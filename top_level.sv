==> flow/design.v <==
module dat_mem #(parameter W=8, byte_count=256)(
  input                           clk,
                                  write_en,   
  input  [$clog2(byte_count)-1:0] raddr,      
                                  waddr,      
  input  [ W-1:0]                 data_in,
  output [ W-1:0]                 data_out
    );
logic [W-1:0] core[byte_count];	 
   assign     data_out = core[raddr];
   always_ff @(posedge clk)
	   if(write_en) begin
		  core[waddr] <= data_in;
		  end
endmodule	  
module lfsr5 #(parameter W=5)(
  input              clk,
                     en,         
                     init,       
  input       [W-1:0]  taps,     
                     start,      
  output logic[W-1:0]  state);   
  logic[W-1:0] taptrn;         
  always @(posedge clk)
  if(init) begin
    state  <= start;         
    taptrn <= taps;          
  end
  else if(en) begin                
	  state <= {state[W-2:0],^(state&taptrn)};
  end
endmodule
module top_level #(parameter DW=8, AW=8, byte_count=2**AW, lfsr_bitwidth=5)(
  input        clk, 
               init,
  output logic done);
logic         write_en;         
logic[AW-1:0] raddr,            
              waddr;            
logic[DW-1:0] data_in;          
wire [DW-1:0] data_out;         
logic         LFSR_en;          
logic[   lfsr_bitwidth-1:0] taps,             
              start;                          
logic[   DW-1:0] pre_len;                     
logic         taps_en,                        
              start_en,                       
              prelen_en;                      
logic         load_LFSR;                      
wire [   lfsr_bitwidth-1:0] LFSR;             
logic[   DW-1:0] scram;            
logic[   DW-1:0] ct_inc = 'd1;     
dat_mem dm1(.clk, .write_en, .raddr, .waddr,
            .data_in, .data_out);
lfsr5 l5(.clk , 
         .en   (LFSR_en),       
         .init (load_LFSR),     
         .taps  ,               
         .start ,               
         .state(LFSR));         
logic[DW-1:0] ct;                   
always @(posedge clk)
  if(init)
    ct <= 0;
  else 
  ct <= ct + ct_inc;      
always_comb begin
  write_en  = 'b0;          
  LFSR_en   = 'b0;          
  prelen_en = 'b0;          
  taps_en   = 'b0;          
  start_en  = 'b0;          
  load_LFSR = 'b0;          
  ct_inc    = 'b1;
  data_in   ='b0;
  raddr  = 'b0;
  waddr  = 'b0;
  case(ct)
    0,1: begin 
           raddr      = 'd3;    
           waddr      = 'd128;   
         end        
    2: begin
	        prelen_en    = 'b1;
			  raddr        = 'd0;
			  end
	 3: begin
	    taps_en = 'b1;
		 raddr   = 'd1;
		 end
	  4: begin
	    start_en = 'b1;
		 raddr = 'd2;
		 end
	  5: begin 
	     load_LFSR = 'b1;
		end
	default : begin 
if(ct<(6+pre_len) && ct>=6) begin
      data_in = LFSR ^ 8'b01111110;
		waddr = ct+(128-6);
		write_en = 'b1;
		LFSR_en = 'b1;
	end
 else if(ct<= 80 && ct>=(6+pre_len)) begin
       data_in = LFSR ^ data_out;
		 write_en = 'b1;
		 LFSR_en = 'b1;
		 raddr = ct - (6+pre_len)+4;
		 waddr = ct - (6+pre_len) + pre_len + 128;
	end
 end
endcase 
end
always @(posedge clk)
	    if(taps_en)
		   taps <=data_out;  
		 else if(start_en)
		   start <= data_out;    
		 else if(prelen_en) begin  
		        pre_len <= data_out;
		 end		  
assign done = (ct == 80+pre_len);
endmodule
## Reports on top_level

Tool output for the design above, in the order of the flow.
Lines are those of the file above, counted from 1.
Cell names lack the library's common part.
Not given: n/a

| design | value |
|---|---|
| design top | top_level |
| clock input | clk |
| library | sky130hd |
| library corner | tt_025C_1v80 |

## Word-level counts

Counts by Yosys on the flattened word-level netlist (proc, flatten, opt, wreduce; memories kept). Register bits leave out memories and registers merged into their read ports (data or address). Print and check cells are left out. Cells with the same type and inputs are merged into one.
Yosys's memory passes give these memory sizes; they may raise the number of words (mostly to a power of two), join words into wider ones and drop unused or constant bits.

| storage and ports | value |
|---|---|
| bits in registers | 36 |
| latch bits | 0 |
| bits in writable memories | 2048 |
| ROM bits | 0 |
| word width x clocked read ports | 0 |
| memory cells | 1 |
| input port bits | 2 |
| output and inout bits | 1 |
| cells after elaboration | 62 |

Memories:

| memory | words | width | read ports | write ports | line | RTL |
|---|---|---|---|---|---|---|
| dm1.core | 256 | 8 | 1 | 1 | 9 | `logic [W-1:0] core[byte_count];` |

| operators by class | value |
|---|---|
| add/subtract/negate cells | 8 |
| multipliers | 0 |
| divide/modulo/power cells | 0 |
| order comparisons | 4 |
| equality and inequality tests | 6 |
| shift-type cells | 0 |
| mux-type cells | 21 |
| bitwise logic cells | 5 |
| reduce/logical cells | 11 |

Operator list:

| operator | count |
|---|---|
| 2-to-1 mux 8 bit | 9 |
| parallel mux 8 bit (select 4 bit) | 1 |
| == test 8 x 2 -> 1 bit (second input constant) | 2 |
| == test 8 x 3 -> 1 bit (second input constant) | 2 |
| parallel mux 8 bit (select 2 bit) | 1 |
| 2-to-1 mux 5 bit | 2 |
| adder 3 x 8 -> 9 bit (first input constant) | 1 |
| adder 7 x 8 -> 9 bit (first input constant) | 1 |
| greater-or-equal comparator 8 x 9 -> 1 bit | 1 |
| < comparator 8 x 9 -> 1 bit | 1 |
| == test 8 x 9 -> 1 bit | 1 |
| bitwise XOR 5 x 8 -> 8 bit | 1 |
| adder 8 x 1 -> 8 bit (second input constant) | 1 |
| == test 8 x 1 -> 1 bit (second input constant) | 1 |
| adder 8 x 3 -> 8 bit (second input constant) | 1 |
| greater-or-equal comparator 8 x 3 -> 1 bit (second input constant) | 1 |
| adder 8 x 7 -> 8 bit (second input constant) | 1 |
| <= comparator 8 x 7 -> 1 bit (second input constant) | 1 |
| adder 8 bit | 1 |
| subtractor 8 bit | 1 |
| adder 8 bit (second input constant) | 1 |
| zero test 8 bit | 1 |
| 2-to-1 mux 1 bit | 8 |
| NOT 4 -> 6 bit | 1 |
| OR reduction 6 bit | 1 |
| bitwise AND 5 bit | 1 |
| XOR reduction 5 bit | 1 |
| OR reduction 2 bit | 2 |

Not listed: further kinds 6, cells in them 8.

## Longest topological paths

Yosys ltp: most cells in a row. Word level: on the elaborated netlist, between registers, memories and ports. Mapped: between sequential cells and ports; inverters and the memories' decode and read muxes count.

| logic depth | value |
|---|---|
| word-level depth | 8 |
| ABC_AREA | 1 |
| depth in mapped cells | 29 |
| mapped depth without buffers | 26 |

## After synthesis

Source: synth_stat.txt of the flow (Yosys; design flattened, memories mapped). It holds for the ABC_AREA given above (unset counts as 0); a run with the other value may have another netlist.

Cell types:

| type | count | area in all (um2) |
|---|---|---|
| edfxtp_1 | 2076 | 6.23E+04 |
| nand3_1 | 1528 | 7.65E+03 |
| nand2_1 | 1636 | 6140.89 |
| nor2_1 | 497 | 1.87E+03 |
| o21ai_0 | 304 | 1.52E+03 |
| buf_2 | 225 | 1126.08 |
| o22ai_1 | 168 | 1.05E+03 |
| inv_1 | 184 | 690.662 |
| clkbuf_1 | 167 | 626.851 |
| o21ai_1 | 89 | 445.427 |
| ha_1 | 29 | 362.848 |
| buf_4 | 38 | 285.274 |
| or2_2 | 44 | 275.264 |
| a21oi_1 | 41 | 205.197 |
| buf_1 | 52 | 195.187 |
| o211ai_1 | 24 | 180.173 |
| xor2_1 | 20 | 175.168 |
| dfxtp_1 | 8 | 160.154 |

Not listed: further types 28, cells in them 120.

| synthesis totals | value |
|---|---|
| cell count | 7250 |
| mapped area | 86165.1 um2 |
| sequential area | 62499.9 um2 |
| flip-flops | 2084 |
| buffer cells | 489 |

## Worst setup path after synthesis

Source: OpenSTA report_checks on the synthesized netlist (no wires, ideal clock, input and output delay 20% of the period each), path of least setup slack; recovery checks are left aside. Register names are those of the netlist, which keeps one name where synthesis merged equal registers.

| timing path after synthesis | value |
|---|---|
| kind | flip-flop to flip-flop |
| start point | reg pre_len[4] |
| end point | mem dm1.core[0][7] |
| clock period | 15.2 ns |
| setup time | 1.395 ns |
| launch time at the first pin | 0.000 ns |
| data arrival time | 9.283 ns |
| required time | 13.805 ns |
| path slack | 4.522 ns |
| delay of the path | 10.678 ns |
| driving pins on the path | 25 |
| buffers on the path | 3 |
| synthesis period reached | 10.678 ns |

"delay of the path" = arrival - input delay + setup time.
"driving pins on the path": output pins that drive a net of the path, with the launching flip-flop's if there is one; two outputs of one cell count as two.
"synthesis period reached" = period - worst setup slack (recovery checks aside). The figure is calculated, with input and output delays left at 20% of the set period.
The rows between start and end are the longest chain of elaborated cells between them; the timing report does not say that the signal goes this way. Where chains are equally long, one stands for them.
A line is the first line of the expression or statement that the cell stems from. Yosys adds cells for indexed reads and writes and turns some case tables into memories.
A memory read counts as a cell of the chain, while the word-level depth stops at memories.
Ways into the end's enable are left out, as the timed path ends at the data pin.

| between the ends, after synthesis | value |
|---|---|
| cells stage by stage | edfxtp_1 ha_1 nand2_1 xor2_1 ha_1 a21oi_1 nor2_1 o21ai_1 nand3_2 inv_2 nor3_4 inv_2 nor2_4 inv_2 buf_4 buf_2 buf_1 nand2_1 nand3_1 nand3_1 nand3_1 nand3_1 nand3_1 nand2_1 nor2_1 |
| cells in the longest elaborated chain | 12 |
| elaborated cells on any way between the ends | 19 |
| those cells by class | add/sub (3); compare (2); mux (10); logic (1); reduce/logical (2); memory (1) |

RTL lines, path after synthesis:

| item | line | RTL |
|---|---|---|
| from (decl) | 45 | `logic[   DW-1:0] pre_len;` |
| from (assign) | 121 | `pre_len <= data_out;` |
| adder 3 x 8 -> 9 bit | 109 | `raddr = ct - (6+pre_len)+4;` |
| subtractor 8 bit | 109 |  |
| adder 8 x 3 -> 8 bit | 109 |  |
| 2-to-1 mux 8 bit | 105 | `else if(ct<= 80 && ct>=(6+pre_len)) begin` |
| 2-to-1 mux 8 bit | 99 | `if(ct<(6+pre_len) && ct>=6) begin` |
| parallel mux 8 bit (select 4 bit) | 78 | `case(ct)` |
| memory (256 x 8 bit) | 9 | `logic [W-1:0] core[byte_count];` |
| bitwise XOR 5 x 8 -> 8 bit | 106 | `data_in = LFSR ^ data_out;` |
| 2-to-1 mux 8 bit | 105 |  |
| 2-to-1 mux 8 bit | 99 |  |
| 2-to-1 mux 8 bit | 78 |  |
| 2-to-1 mux 8 bit | 12 | `if(write_en) begin` |
| to (decl) | 9 |  |

## Path in the finished layout

From the final timing report of job 1: the path of least setup slack in the routed layout; clock arrival at registers is part of the times.

| timing path post-layout | value |
|---|---|
| kind | flip-flop to flip-flop |
| start point | reg pre_len[1] |
| end point | mem dm1.core[59][4] |
| clock period | 21.4 ns |
| setup time | 0.16 ns |
| launch time at the first pin | 0.86 ns |
| data arrival time | 9.72 ns |
| required time | 22.13 ns |
| path slack | 12.41 ns |
| driving pins on the path | 32 |
| buffers on the path | 7 |

The rows between start and end are the longest chain of elaborated cells between them; the timing report does not say that the signal goes this way. Where chains are equally long, one stands for them.
A memory read counts as a cell of the chain, while the word-level depth stops at memories.
Ways into the end's enable are left out, as the timed path ends at the data pin.

| between the ends, post-layout | value |
|---|---|
| cells stage by stage | edfxtp_1 inv_1 ha_1 nor2_1 nand4_1 xor2_1 ha_1 inv_1 nor2_1 o21ai_1 nand3_2 nand4_1 nand2_1 nand2_1 inv_2 buf_2 clkbuf_1 nand3_1 nand3_1 nand3_1 nand3_1 nand3_1 nand3_1 nand3_1 nand2_1 a21oi_1 nor2_4 buf_16 buf_16 buf_12 buf_16 buf_16 |
| cells in the longest elaborated chain | 12 |
| elaborated cells on any way between the ends | 19 |
| those cells by class | add/sub (3); compare (2); mux (10); logic (1); reduce/logical (2); memory (1) |

RTL lines, path post-layout:

| item | line | RTL |
|---|---|---|
| from (decl) | 45 | `logic[   DW-1:0] pre_len;` |
| from (assign) | 121 | `pre_len <= data_out;` |
| adder 3 x 8 -> 9 bit | 109 | `raddr = ct - (6+pre_len)+4;` |
| subtractor 8 bit | 109 |  |
| adder 8 x 3 -> 8 bit | 109 |  |
| 2-to-1 mux 8 bit | 105 | `else if(ct<= 80 && ct>=(6+pre_len)) begin` |
| 2-to-1 mux 8 bit | 99 | `if(ct<(6+pre_len) && ct>=6) begin` |
| parallel mux 8 bit (select 4 bit) | 78 | `case(ct)` |
| memory (256 x 8 bit) | 9 | `logic [W-1:0] core[byte_count];` |
| bitwise XOR 5 x 8 -> 8 bit | 106 | `data_in = LFSR ^ data_out;` |
| 2-to-1 mux 8 bit | 105 |  |
| 2-to-1 mux 8 bit | 99 |  |
| 2-to-1 mux 8 bit | 78 |  |
| 2-to-1 mux 8 bit | 12 | `if(write_en) begin` |
| to (decl) | 9 |  |

Nets of the timed path that keep an RTL name, with a line that drives or declares them; the list need not be complete.

Nets with RTL names, path post-layout:

| signal | line |
|---|---|
| data_in[4] | 78 |

# Flow runs of top_level

Record of 2 stored runs of the RTL-to-layout flow on top_level, platform sky130hd. The runs are unordered. Constraints: input delay and output delay 20% of the set period each, output load 0.01 pF.
By "reached clock period" is meant the clock period of the run minus its worst setup slack. This is arithmetic on one report: input and output delays are still those of the set period (20% each).
"worst path time" = time allowed to the worst setup path (clock period - input delay - output delay, where it has them) - its slack; a late launch clock adds to it, a late capture clock takes from it.
"total design power": no workload was simulated; the value follows from the tool's default switching activity.
Among the settings, - means not set for that run.

| setting or result | job 1 | job 2 |
|---|---|---|
| period_ns | 21.4 | 15.7 |
| CORE_UTILIZATION | 19 | 29 |
| SETUP_SLACK_MARGIN | -0.76 | - |
| PLACE_DENSITY_LB_ADDON | 0.25 | - |
| CELL_PAD_IN_SITES_DETAIL_PLACEMENT | 1 | 2 |
| ABC_AREA | 1 | 0 |
| GPL_TIMING_DRIVEN | 0 | - |
| CTS_CLUSTER_DIAMETER | 46 | 116 |
| CAP_MARGIN | 0 | 20 |
| CORE_MARGIN | 2 | 2 |
| SLEW_MARGIN | 20 | 20 |
| CELL_PAD_IN_SITES_GLOBAL_PLACEMENT | - | 1 |
| GPL_ROUTABILITY_DRIVEN | - | 0 |
| CTS_CLUSTER_SIZE | - | 98 |
| reached clock period (ns) | 8.993 | 9.633 |
| total negative slack on setup checks (ns) | 0.000 | 0.000 |
| full die area (um2) | 458905.0 | 300551.0 |
| worst path time (ns) | 8.99 | 9.63 |
| kind of the worst setup path | flip-flop to flip-flop | flip-flop to flip-flop |
| total design power (W) | 0.012469 | 0.010646 |
| lowest hold slack (ns) | 0.409 | 0.405 |
| Yosys chip area after synthesis (um2) | 86165.1 | 85892.4 |
| setup slack of the worst path (ns) | 12.407 | 6.067 |
| post-route utilization (%) | 24.0 | 31.4 |
| standard-cell area of the final layout (um2) | 108487.0 | 92388.6 |
